==> flow/design.v <==
module mux_4x1_nbit 
    #(parameter N = 3)(
    input [N - 1:0]w0, w1, w2, w3,
    input [1:0] s,
    output reg [N - 1:0] f
    );
    always @(w0, w1, w2, w3, s)
    begin
        f = 'bx;                 
        case(s)
            2'b00: f = w0;
            2'b01: f = w1;
            2'b10: f = w2;
            2'b11: f = w3;           
            default: f = 'bx;
        endcase              
    end
endmodule
module reg_file
    #(parameter ADDR_WIDTH = 7, DATA_WIDTH = 8)(
    input clk,
    input we,
    input [ADDR_WIDTH - 1: 0] address_w, address_r,
    input [DATA_WIDTH - 1: 0] data_w,
    output [DATA_WIDTH - 1: 0] data_r    
    );
    reg [DATA_WIDTH - 1: 0] memory [0: 2 ** ADDR_WIDTH - 1];
    always @(posedge clk)
    begin
        if (we)
            memory[address_w] <= data_w;                              
    end
    assign data_r = memory[address_r];
endmodule
module swap_fsm(
    input clk, reset_n,
    input swap,
    output w,
    output [1:0] sel
    );
    reg [1:0] state_reg, state_next;
    parameter s0 = 0, s1 = 1, s2 = 2, s3 = 3;
    always @(posedge clk, negedge reset_n)
    begin
        if (~reset_n)
            state_reg <= s0;
        else
            state_reg <= state_next;
    end
    always @(*)
    begin
        state_next = state_reg;
        case(state_reg)
            s0: if (~swap)  state_next = s0;
                else        state_next = s1;
            s1: state_next = s2;
            s2: state_next = s3;
            s3: state_next = s0;
            default: state_next = s0;
        endcase
    end
    assign sel = state_reg;
    assign w = (state_reg != s0);
endmodule
module swap_reg_file
    #(parameter ADDR_WIDTH = 7, DATA_WIDTH = 8)(
    input clk, reset_n,
    input we,
    input [ADDR_WIDTH - 1: 0] address_w, address_r,
    input [DATA_WIDTH - 1: 0] data_w,
    output [DATA_WIDTH - 1: 0] data_r,    
    input [ADDR_WIDTH - 1: 0] address_A, address_B,
    input swap
    );
    wire [1:0] sel;
    wire w;
    wire [ADDR_WIDTH - 1:0] MUX_READ_f, MUX_WRITE_f;
    reg_file #(.ADDR_WIDTH(ADDR_WIDTH), .DATA_WIDTH(DATA_WIDTH)) REG_FILE(
        .clk(clk),
        .we(w? 1'b1: we),
        .address_w(MUX_WRITE_f),
        .address_r(MUX_READ_f),
        .data_w(w? data_r: data_w),
        .data_r(data_r)
    );
    swap_fsm FSM0(
        .clk(clk),
        .reset_n(reset_n),
        .swap(swap),
        .w(w),
        .sel(sel)
    );
    mux_4x1_nbit #(.N(ADDR_WIDTH)) MUX_READ(
        .w0(address_r),
        .w1(address_A),
        .w2(address_B),
        .w3('b0),
        .s(sel),
        .f(MUX_READ_f)
    );
    mux_4x1_nbit #(.N(ADDR_WIDTH)) MUX_WRITE(
        .w0(address_w),
        .w1('b0),
        .w2(address_A),
        .w3(address_B),
        .s(sel),
        .f(MUX_WRITE_f)
    );
endmodule
-- Reports on swap_reg_file
Tool output for the design above, in the order of the flow.
Line numbers count from 1 in the design file above.
Operators carry their Yosys type and port widths (W data, S select, Z words).
Library cell names are shortened.
A cell with -- has no value.
- top: swap_reg_file
- clock port: clk
- standard-cell library: sky130hd
- timing corner: tt_025C_1v80

-- After elaboration
Source: Yosys, flattened and elaborated, memories not mapped. Widths are those after wreduce; folded enables and synchronous resets count as part of the registers. Registers that Yosys merges into a memory's read port (data or address) are not register bits. Print and check cells do not count. Equal cells are merged and count once.
Yosys's memory passes give these memory sizes; they may raise the number of words (mostly to a power of two), join words into wider ones and drop unused or constant bits.
- add/sub/neg operators at 0
- multiply operators: 0
- divide/modulo/power cells at 0
- $lt $le $gt $ge: 0
- equality and inequality tests: 3
- shift-type cells: 0
- multiplexer cells: 9
- noted bitwise logic cells: 0
- reduce/logical cells: 2
- operator list (kind ; count):
    $pmux W7 S4 ; 2
    $mux W8 ; 2
    $pmux W2 S4 ; 1
    $mux W7 ; 1
    $eq A2 B2 Y1 const B ; 2
    $mux W1 ; 3
    $eq A2 B1 Y1 const B ; 1
    $logic_not A2 Y1 ; 1
    $reduce_bool A2 Y1 ; 1
- bits in registers: 2
- latch bits: 0
- RAM bits: 1024
- noted memory bits (read-only): 0
- noted word width x clocked read ports: 0
- noted memories: 1
- bits of input ports at 40
- elaborated cells at 16
- memory list (name ; words ; width ; rd ports ; write ports ; line ; source):
    REG_FILE.memory ; 128 ; 8 ; 1 ; 1 ; 27 ; reg [DATA_WIDTH - 1: 0] memory [0: 2 ** ADDR_WIDTH - 1];

-- Logic depth
Depth = most cells in a row (Yosys ltp): at word level without a register or memory, in the mapped netlist without a sequential cell, where the memories' decode and read muxes count.
- noted depth in word-level cells: 3
- ABC_AREA at 0
- noted mapped depth: 16

-- After synthesis
The flow's flattened synthesis, as Yosys stat reports it; memories are mapped. The netlist is that of the ABC_AREA named above (0 if unset); the other value can give another one.
The area totals of this step are shown rounded.
- noted cell count: 2885
- chip area (Yosys) at 41200 um^2
- flip-flop cells at 1026
- cells by type (cell ; count):
    edfxtp_1 ; 1024
    nand2_1 ; 545
    mux2i_1 ; 96
    a21oi_1 ; 186
    a211oi_1 ; 96
    a311oi_1 ; 72
    and3_1 ; 89
    nor2_1 ; 145
    clkbuf_1 ; 109
    nor4_1 ; 64
    a22oi_1 ; 51
    mux4_2 ; 16
    o221ai_1 ; 40
    o22ai_1 ; 56
    buf_2 ; 65
    nand3_1 ; 41
    nor3_1 ; 40
    a31oi_1 ; 24
Not listed: further types 27, cells in them 126.
By module: a second synthesis without flattening, with its own total; a netlist apart from the flattened one above.
- noted cells (unflattened synthesis): 1665
- area total of the unflattened synthesis at 40100 um^2
Each row is one instance without its submodules.
- modules (module ; times used ; cells ; area (um^2) ; sequential area (um^2)):
    reg_file ; 1 ; 1627 ; 39500 ; 30700
    mux_4x1_nbit (N=7) ; 2 ; 9 ; 173 ; 0.0
    swap_reg_file ; 1 ; 11 ; 141 ; 0.0
    swap_fsm ; 1 ; 9 ; 114 ; 50.0

-- Worst setup path after synthesis
Path of least setup slack by OpenSTA after synthesis, without wires, with an ideal clock, recovery checks aside; 20% of the period is set as input and as output delay. Where synthesis merged equal registers, the netlist keeps one of their names.
- path kind: input-to-output
- from: input address_B[0]
- to: output data_r[0]
- noted clock period: 10.4 ns
- external input delay: 2.080 ns
- noted external output delay: 2.080 ns
- launch time at the first pin at 2.080 ns
- arrival at 4.453 ns
- required time: 8.320 ns
- noted path slack: 3.867 ns
- noted path delay: 2.373 ns
- stages at 12
- synthesis period reached at 6.533 ns
"path delay" = arrival - input delay + setup time.
A path that ends at an output port has no setup time.
"stages" counts driving pins, that of a launching flip-flop among them; a cell with two outputs on the path counts twice.
"synthesis period reached" is the clock period less the worst setup slack; recovery checks do not enter. This is arithmetic on one report: input and output delays are still those of the set period (20% each).
Between the ends stands the longest chain of elaborated cells between them, by number of cells; it is not shown to be the way that was timed. Of several equally long chains one is given.
A line is the first line of the expression or statement that the cell stems from. Yosys adds cells for indexed reads and writes and turns some case tables into memories.
A memory read counts as a cell of the chain, while the word-level depth stops at memories.
- path through: a221o_1 > buf_6 > nand2_8 > buf_12 > buf_2 > buf_2 > mux2i_1 > o221ai_1 > o22ai_1 > o22ai_1 > or3_1 > mux2_2
- cells in the longest elaborated chain at 2
- elaborated cells between the ends (all ways) at 2
- source lines of those cells at 2
- those cells by class: 1 x mux; 1 x memory
- ends and longest elaborated chain, post-synthesis (item ; line ; source):
    from (decl) ; 72 ; input [ADDR_WIDTH - 1: 0] address_A, address_B,
    $pmux W7 S4 ; 10 ; case(s)
    $mem_v2 Z128 W8 ; 27 ; reg [DATA_WIDTH - 1: 0] memory [0: 2 ** ADDR_WIDTH - 1];
    to (decl) ; 71 ; output [DATA_WIDTH - 1: 0] data_r,

-- Path in the finished layout
Path of least setup slack in the final report of job 1 (OpenROAD, finished layout, wires in). Where an end is a register, its clock arrival counts in the times.
- path kind: reg-to-output
- from: register FSM0.state_reg[0]
- to: output data_r[1]
- noted clock period: 4.94 ns
- noted external output delay: 0.99 ns
- launch time at the first pin at 0.69 ns
- arrival at 4.64 ns
- required time: 3.95 ns
- noted path slack: -0.68 ns
- stages at 15
Between the ends stands the longest chain of elaborated cells between them, by number of cells; it is not shown to be the way that was timed. Of several equally long chains one is given.
A memory read counts as a cell of the chain, while the word-level depth stops at memories.
- path through: dfrtp_2 > inv_4 > ha_4 > a221o_4 > nand2_8 > buf_16 > buf_8 > buf_4 > nand2_1 > a311oi_1 > nor4_2 > nor4_2 > or4_4 > mux2_4 > buf_6
- cells in the longest elaborated chain at 3
- elaborated cells between the ends (all ways) at 6
- those cells by class: 3 x eq/ne; 1 x mux; 1 x reduce/logical; 1 x memory
- ends and longest elaborated chain, after layout (item ; line ; source):
    from (decl) ; 41 ; reg [1:0] state_reg, state_next;
    from (assign) ; 46 ; state_reg <= s0;
    from (assign) ; 48 ; state_reg <= state_next;
    $eq A2 B2 Y1 ; 10 ; case(s)
    $pmux W7 S4 ; 10 ;
    $mem_v2 Z128 W8 ; 27 ; reg [DATA_WIDTH - 1: 0] memory [0: 2 ** ADDR_WIDTH - 1];
    to (decl) ; 71 ; output [DATA_WIDTH - 1: 0] data_r,

## Implementation results

Record of 2 stored runs of the RTL-to-layout flow on swap_reg_file, platform sky130hd. The runs are unordered. Constraints: input delay and output delay 20% of the set period each, output load 0.01 pF.
By "clock period reached" is meant the clock period of the run minus its worst setup slack. This is arithmetic on one report: input and output delays are still those of the set period (20% each).
"critical path time": the worst setup path's part of the clock period (all of it between registers, 20% less for each end at a port) less its slack. A launch clock that arrives late makes it longer, a capture clock that arrives late makes it shorter.
The results are shown rounded.

Job 1

==> flow/run.sh <==
#!/bin/bash
# the make line also repeats the synthesis and layout settings of config.mk as NAME=value (left out here)
make -C /OpenROAD-flow-scripts/flow DESIGN_CONFIG=/design/flow/config.mk WORK_HOME=/design/flow/orfs CLKGATE_MAP_FILE= finish
==> flow/config.mk <==
export PLATFORM = sky130hd
export DESIGN_NAME = swap_reg_file
export DESIGN_NICKNAME = swap_reg_file
export VERILOG_FILES = /design/flow/design.v
export SDC_FILE = /design/flow/constraint.sdc
export NUM_CORES = 4
export LEC_CHECK = 0
export CAP_MARGIN = 40
export CELL_PAD_IN_SITES_DETAIL_PLACEMENT = 1
export CORE_MARGIN = 2
export CORE_UTILIZATION = 41
export CTS_CLUSTER_DIAMETER = 106
export MAX_ROUTING_LAYER = met4
export PLACE_DENSITY = 0.68
export SLEW_MARGIN = 20
==> flow/constraint.sdc <==
create_clock -name core_clock -period 4.94 [get_ports {clk}]
set_input_delay 0.9880 -clock core_clock [delete_from_list [all_inputs] [get_ports {clk}]]
set_output_delay 0.9880 -clock core_clock [all_outputs]
set_load 0.01 [all_outputs]

Measured in job 1:
- noted the full die area: 103000 um^2
- chip area after synthesis (Yosys): 41200 um^2
- lowest setup slack at -0.684 ns
- noted the critical path time: 4.64 ns
- worst setup path kind: reg-to-output
- noted the clock period reached: 5.624 ns
- utilization of the finished layout: 53.5 %
- noted the total negative slack on setup checks: -3.92 ns

Job 2

==> flow/run.sh <==
#!/bin/bash
# the make line also repeats the synthesis and layout settings of config.mk as NAME=value (left out here)
make -C /OpenROAD-flow-scripts/flow DESIGN_CONFIG=/design/flow/config.mk WORK_HOME=/design/flow/orfs CLKGATE_MAP_FILE= finish
==> flow/config.mk <==
export PLATFORM = sky130hd
export DESIGN_NAME = swap_reg_file
export DESIGN_NICKNAME = swap_reg_file
export VERILOG_FILES = /design/flow/design.v
export SDC_FILE = /design/flow/constraint.sdc
export NUM_CORES = 4
export LEC_CHECK = 0
export ABC_AREA = 0
export CAP_MARGIN = 20
export CORE_MARGIN = 2
export CORE_UTILIZATION = 52
export GPL_ROUTABILITY_DRIVEN = 1
export HOLD_SLACK_MARGIN = 0.17
export MIN_ROUTING_LAYER = met1
export SETUP_SLACK_MARGIN = 0.76
export SLEW_MARGIN = 20
export TNS_END_PERCENT = 95
==> flow/constraint.sdc <==
create_clock -name core_clock -period 4.43 [get_ports {clk}]
set_input_delay 0.8860 -clock core_clock [delete_from_list [all_inputs] [get_ports {clk}]]
set_output_delay 0.8860 -clock core_clock [all_outputs]
set_load 0.01 [all_outputs]

Measured in job 2:
- noted the full die area: 81500 um^2
- chip area after synthesis (Yosys): 41200 um^2
- lowest setup slack at -0.767 ns
- noted the critical path time: 4.31 ns
- worst setup path kind: reg-to-output
- noted the clock period reached: 5.197 ns
- utilization of the finished layout: 66.3 %
- noted the total negative slack on setup checks: -5.79 ns
